==> flow/design.v <==
module Shift_Add_Multiplier_Controler (
    input clk , rst, start, A0,
    output reg LOAD_A, SHIFT_A, LOAD_B, LOAD_P, init_P, Done, select
);
    reg [1:0] count; 
    reg init_counter, counter_en;
    wire co;
    reg [1:0] ns, ps;
    parameter IDLE = 2'b00, INIT = 2'b01, LOAD = 2'b10, ADDING = 2'b11;
    always @(posedge clk or posedge rst) begin
        if (rst) 
            count <= 2'b00;
        else if (init_counter) 
            count <= 2'b00;
        else if (counter_en) 
            count <= count + 1;
    end
    assign co = (count == 2'b11);
    always @(posedge clk or posedge rst) begin
        if (rst) 
            ps <= IDLE;
        else 
            ps <= ns;
    end
    always @(*) begin
        ns = IDLE;
        {LOAD_A, SHIFT_A, LOAD_B, LOAD_P, init_P, Done, select, counter_en, init_counter} = 0;
        case (ps)
            IDLE: begin
                Done = 1;
                ns = start ? INIT : IDLE;
            end
            INIT: begin
                init_P = 1;
                init_counter = 1;
                ns = start ? INIT : LOAD;
            end
            LOAD: begin
                LOAD_A = 1;
                LOAD_B = 1;
                ns = ADDING;
            end
            ADDING: begin
                select = A0; 
                LOAD_P = 1;
                SHIFT_A = 1;
                counter_en = 1;
                ns = co ? IDLE : ADDING;
            end
        endcase
    end
endmodule
module Shift_Add_Multiplier_DP (
    input [3:0] A_BUS ,
    input [3:0] B_BUS ,
    input clk ,
    input rst ,
    input LOAD_A ,
    input LOAD_B ,
    input LOAD_P ,
    input init_P ,
    input SHIFT_A ,
    input select ,
    output A0 ,
    output [7:0] Resualt
);
    reg [3:0] A_REG , B_REG , P_REG ;
    wire [4:0] ADD ;
    wire [3:0] selected ;
    always @(posedge clk or posedge rst) begin
        if (rst)
            B_REG <= 4'b0000 ;
        else if (LOAD_B)
            B_REG <= B_BUS;
    end
    always @(posedge clk or posedge rst) begin
        if (rst)
            P_REG <= 4'b0000 ;
        else if (init_P)
            P_REG <= 4'b0000 ;
        else if (LOAD_P)
            P_REG <= ADD[4:1] ;
    end
    always @(posedge clk or posedge rst) begin
        if (rst)
            A_REG <= 4'b0000 ;
        else if (LOAD_A)
            A_REG <= A_BUS ;
        else if (SHIFT_A)
            A_REG <= {ADD[0], A_REG[3:1]};
    end
    assign selected = select ? B_REG : 4'b0000 ;
    assign ADD = {1'b0, P_REG} + {1'b0, selected} ;
    assign A0 = A_REG[0] ;
    assign Resualt = {P_REG,A_REG}; 
endmodule
module Shift_Add_Multiplier_TOP (
    input [3:0] A_BUS ,
    input [3:0] B_BUS ,
    input start ,
    input clk ,
    input rst ,
    output Done ,
    output [7:0] Resualt
);
wire LOAD_A , LOAD_B , LOAD_P , A0 , SHIFT_A , init_p , select ;
Shift_Add_Multiplier_Controler uut1( .clk(clk) , .rst(rst) , .start(start) , .A0(A0) , .LOAD_A(LOAD_A) , .LOAD_B(LOAD_B) ,.LOAD_P(LOAD_P) , .SHIFT_A(SHIFT_A) , .init_P(init_p) , .select(select) , .Done(Done));
Shift_Add_Multiplier_DP uut2( .A_BUS(A_BUS) , .B_BUS(B_BUS) , .clk(clk) , .rst(rst) , .A0(A0) , .LOAD_A(LOAD_A) , .LOAD_B(LOAD_B) ,.LOAD_P(LOAD_P) , .SHIFT_A(SHIFT_A) , .init_P(init_p) , .select(select) , .Resualt(Resualt));
endmodule
* Step by step through the tools: Shift_Add_Multiplier_TOP
Tool output for the design above, in the order of the flow.
Lines are those of the file above, counted from 1.
Operators carry their Yosys type and port widths (W data, S select, Z words).
Library cell names are shortened.
The mark -- stands for no value.
- Top :: Shift_Add_Multiplier_TOP
- Clock :: clk
- Cell library :: sky130hd
- Corner :: tt_025C_1v80

* Elaborated design
Counts by Yosys on the flattened word-level netlist (proc, flatten, opt, wreduce; memories kept). Register bits leave out memories and registers merged into their read ports (data or address). Print and check cells are left out. Cells with the same type and inputs are merged into one.
- Bits in registers :: 16
- Input bits :: 11
- Output and inout bits :: 9
- Add/sub/neg operators :: 2
- Equal/unequal tests :: 4
- Multiplexer cells :: 16
- Reduce/logical cells :: 7
** Operator list (number)
- $mux W4 :: 5
- $reduce_or A3 Y1 :: 4
- $pmux W1 S2 :: 5
- $pmux W2 S4 :: 1
- $mux W2 :: 4
- $eq A2 B2 Y1 const B :: 3
- $add A4 B4 Y5 :: 1
- $reduce_bool A2 Y1 :: 2
- $add A2 B1 Y2 const B :: 1
- $eq A2 B1 Y1 const B :: 1
- $logic_not A2 Y1 :: 1
- $mux W1 :: 1

* Logic depth
Yosys ltp: most cells in a row. Word level: on the elaborated netlist, between registers, memories and ports. Mapped: between sequential cells and ports; inverters and the memories' decode and read muxes count.
- Depth in word-level cells :: 7
- ABC_AREA :: 0
- Depth in mapped cells :: 8
- Mapped depth without buffers :: 7

* Netlist
The flow's flattened synthesis, as Yosys stat reports it; memories are mapped. The netlist is that of the ABC_AREA named above (0 if unset); the other value can give another one.
The area totals of this step are shown rounded.
** Cell types
- dfrtp_1 :: number 17, area in all 425.408 sq um
- ha_1 :: number 5, area in all 62.56 sq um
- mux2_2 :: number 5, area in all 56.304 sq um
- mux2i_1 :: number 5, area in all 50.048 sq um
- o21ai_0 :: number 8, area in all 40.038 sq um
- nand2_1 :: number 9, area in all 33.782 sq um
- inv_1 :: number 8, area in all 30.029 sq um
- dfstp_2 :: number 1, area in all 26.275 sq um
- fa_1 :: number 1, area in all 20.019 sq um
- and3_1 :: number 3, area in all 18.768 sq um
- nor2b_1 :: number 3, area in all 18.768 sq um
- nor3_4 :: number 1, area in all 16.266 sq um
- buf_4 :: number 2, area in all 15.014 sq um
- a31oi_1 :: number 2, area in all 12.512 sq um
- buf_6 :: number 1, area in all 11.261 sq um
- nor2_4 :: number 1, area in all 11.261 sq um
- a21oi_1 :: number 2, area in all 10.01 sq um
- nand3_1 :: number 2, area in all 10.01 sq um
Other cell types: 11; their cells: 12.
- Cells in the netlist :: 88
- Synthesis area :: 950.9 sq um
- Sequential part of the area :: 451.7 sq um
- Flip-flops :: 18
By module: a second synthesis without flattening, with its own total; a netlist apart from the flattened one above.
- Cell total of the unflattened synthesis :: 91
- Area (unflattened synthesis) :: 942.2 sq um
Each row is one instance without its submodules.
** Modules
- Shift_Add_Multiplier_DP :: instances 1, cells 64, area 660.6 sq um
- Shift_Add_Multiplier_Controler :: instances 1, cells 27, area 281.5 sq um
- Shift_Add_Multiplier_TOP :: instances 1, cells 0, area 0.0 sq um

* Worst setup path after synthesis
Path of least setup slack by OpenSTA after synthesis, without wires, with an ideal clock, recovery checks aside; 20% of the period is set as input and as output delay. Where synthesis merged equal registers, the netlist keeps one of their names.
- Path kind :: register to register
- From :: reg uut1.ps
- To :: reg uut2.P_REG[3]
- Period :: 2140 ps
- Library setup time :: 82 ps
- Arrival time :: 1568 ps
- Required time :: 2058 ps
- Setup slack :: 490 ps
- Delay of the path :: 1650 ps
- Driving pins on the path :: 9
- Buffers on the path :: 1
- Synthesis period reached :: 1650 ps
"delay of the path" is the arrival time less input delay plus setup time.
"driving pins on the path" counts driving pins, that of a launching flip-flop among them; a cell with two outputs on the path counts twice.
"synthesis period reached" is the clock period less the worst setup slack; recovery checks do not enter. This is arithmetic on one report: input and output delays are still those of the set period (20% each).
An end named without its bit number is one bit of that signal or, where synthesis recoded a state register, one of its new flip-flops.
Between the ends stands the longest chain of elaborated cells between them, by number of cells; it is not shown to be the way that was timed. Of several equally long chains one is given.
A line is the first line of the expression or statement that the cell stems from. Yosys adds cells for indexed reads and writes and turns some case tables into memories.
A register here has more assigning lines than the two given.
- Cell sequence :: dfrtp_1 -> buf_6 -> and3_1 -> ha_1 -> inv_1 -> fa_1 -> nor2b_1 -> o21ai_0 -> a31oi_1
- Length of the longest elaborated chain :: 7
** RTL lines, path after synthesis
- from (decl) :: RTL line 8 : reg [1:0] ns, ps;
- from (assign) :: RTL line 21 : ps <= IDLE;
- from (assign) :: RTL line 23 : ps <= ns;
- $logic_not A2 Y1 :: RTL line 28 : case (ps)
- $reduce_or A3 Y1
- $pmux W1 S2 :: RTL line 28
- $mux W4 :: RTL line 92 : assign selected = select ? B_REG : 4'b0000 ;
- $add A4 B4 Y5 :: RTL line 93 : assign ADD = {1'b0, P_REG} + {1'b0, selected} ;
- $mux W4 :: RTL line 81 : else if (LOAD_P)
- $mux W4 :: RTL line 79 : else if (init_P)
- to (assign) :: RTL line 78 : P_REG <= 4'b0000 ;
- to (assign) :: RTL line 82 : P_REG <= ADD[4:1] ;
- to (decl) :: RTL line 67 : reg [3:0] A_REG , B_REG , P_REG ;

* Worst path after layout
Path of least setup slack in the final report of flow run B (OpenROAD, finished layout, wires in). Where an end is a register, its clock arrival counts in the times.
The path's times are printed in steps of 10 ps; the period is the one set.
- Path kind :: register to register
- From :: reg uut1.ps
- To :: reg uut2.P_REG[2]
- Period :: 1780 ps
- Library setup time :: 110 ps
- Arrival time :: 1890 ps
- Required time :: 1960 ps
- Setup slack :: 70 ps
- Driving pins on the path :: 7
- Buffers on the path :: 1
An end named without its bit number is one bit of that signal or, where synthesis recoded a state register, one of its new flip-flops.
Between the ends stands the longest chain of elaborated cells between them, by number of cells; it is not shown to be the way that was timed. Of several equally long chains one is given.
A register here has more assigning lines than the two given.
- Cell sequence :: dfrtp_1 -> buf_4 -> and3_1 -> ha_1 -> nor4bb_2 -> a31oi_1 -> nand3_1
- Length of the longest elaborated chain :: 7
** RTL lines, path after layout
- from (decl) :: RTL line 8 : reg [1:0] ns, ps;
- from (assign) :: RTL line 21 : ps <= IDLE;
- from (assign) :: RTL line 23 : ps <= ns;
- $logic_not A2 Y1 :: RTL line 28 : case (ps)
- $reduce_or A3 Y1
- $pmux W1 S2 :: RTL line 28
- $mux W4 :: RTL line 92 : assign selected = select ? B_REG : 4'b0000 ;
- $add A4 B4 Y5 :: RTL line 93 : assign ADD = {1'b0, P_REG} + {1'b0, selected} ;
- $mux W4 :: RTL line 81 : else if (LOAD_P)
- $mux W4 :: RTL line 79 : else if (init_P)
- to (assign) :: RTL line 78 : P_REG <= 4'b0000 ;
- to (assign) :: RTL line 82 : P_REG <= ADD[4:1] ;
- to (decl) :: RTL line 67 : reg [3:0] A_REG , B_REG , P_REG ;

## Implementation results

Record of 2 stored runs of the RTL-to-layout flow on Shift_Add_Multiplier_TOP, platform sky130hd. The runs are unordered. Constraints: input delay and output delay 20% of the set period each, output load 0.01 pF.
"period reached" is the run's clock period less its worst setup slack. It is reckoned from that one timing run; input and output delays stay at 20% of the period that was set.
"worst path time" is the time allowed to the run's worst setup path (the clock period less input and output delay, where it has them) less its slack. Clock arrival times count: a late capture clock shortens it, a late launch clock lengthens it.
"power" is the tool's figure for a default switching activity; nothing was simulated.
"worst path time" is given in steps of 10 ps.
Values from the reports are rounded here.

* Flow run A
** Files
==> flow/run.sh <==
#!/bin/bash
# the make line also repeats the synthesis and layout settings of config.mk as NAME=value (left out here)
make -C /OpenROAD-flow-scripts/flow DESIGN_CONFIG=/design/flow/config.mk WORK_HOME=/design/flow/orfs CLKGATE_MAP_FILE= finish
==> flow/config.mk <==
export PLATFORM = sky130hd
export DESIGN_NAME = Shift_Add_Multiplier_TOP
export DESIGN_NICKNAME = Shift_Add_Multiplier_TOP
export VERILOG_FILES = /design/flow/design.v
export SDC_FILE = /design/flow/constraint.sdc
export NUM_CORES = 4
export LEC_CHECK = 0
export CAP_MARGIN = 20
export CELL_PAD_IN_SITES_DETAIL_PLACEMENT = 2
export CORE_MARGIN = 2
export CORE_UTILIZATION = 50
export PLACE_DENSITY = 0.42
export SETUP_SLACK_MARGIN = 0.02
export SLEW_MARGIN = 5
==> flow/constraint.sdc <==
create_clock -name core_clock -period 1.0 [get_ports {clk}]
set_input_delay 0.2000 -clock core_clock [delete_from_list [all_inputs] [get_ports {clk}]]
set_output_delay 0.2000 -clock core_clock [all_outputs]
set_load 0.01 [all_outputs]
** Results
Stopped before the end: placement reported DPL-0033.

* Flow run B
** Files
==> flow/run.sh <==
#!/bin/bash
# the make line also repeats the synthesis and layout settings of config.mk as NAME=value (left out here)
make -C /OpenROAD-flow-scripts/flow DESIGN_CONFIG=/design/flow/config.mk WORK_HOME=/design/flow/orfs CLKGATE_MAP_FILE= finish
==> flow/config.mk <==
export PLATFORM = sky130hd
export DESIGN_NAME = Shift_Add_Multiplier_TOP
export DESIGN_NICKNAME = Shift_Add_Multiplier_TOP
export VERILOG_FILES = /design/flow/design.v
export SDC_FILE = /design/flow/constraint.sdc
export NUM_CORES = 4
export LEC_CHECK = 0
export CAP_MARGIN = 20
export CORE_MARGIN = 2
export CORE_UTILIZATION = 60
export SLEW_MARGIN = 20
==> flow/constraint.sdc <==
create_clock -name core_clock -period 1.78 [get_ports {clk}]
set_input_delay 0.3560 -clock core_clock [delete_from_list [all_inputs] [get_ports {clk}]]
set_output_delay 0.3560 -clock core_clock [all_outputs]
set_load 0.01 [all_outputs]
** Results
- Post-layout utilization :: 81.7 %
- Post-route setup TNS :: 0 ps
- Worst path time :: 1710 ps
- Critical path type :: register to register
- Area of the standard cells in the finished layout :: 1216 sq um
- Power :: 0.001872 W
- Period reached :: 1713 ps
- Lowest setup slack :: 67 ps
- Synthesized cell area :: 950.9 sq um
- Die size :: 1919 sq um
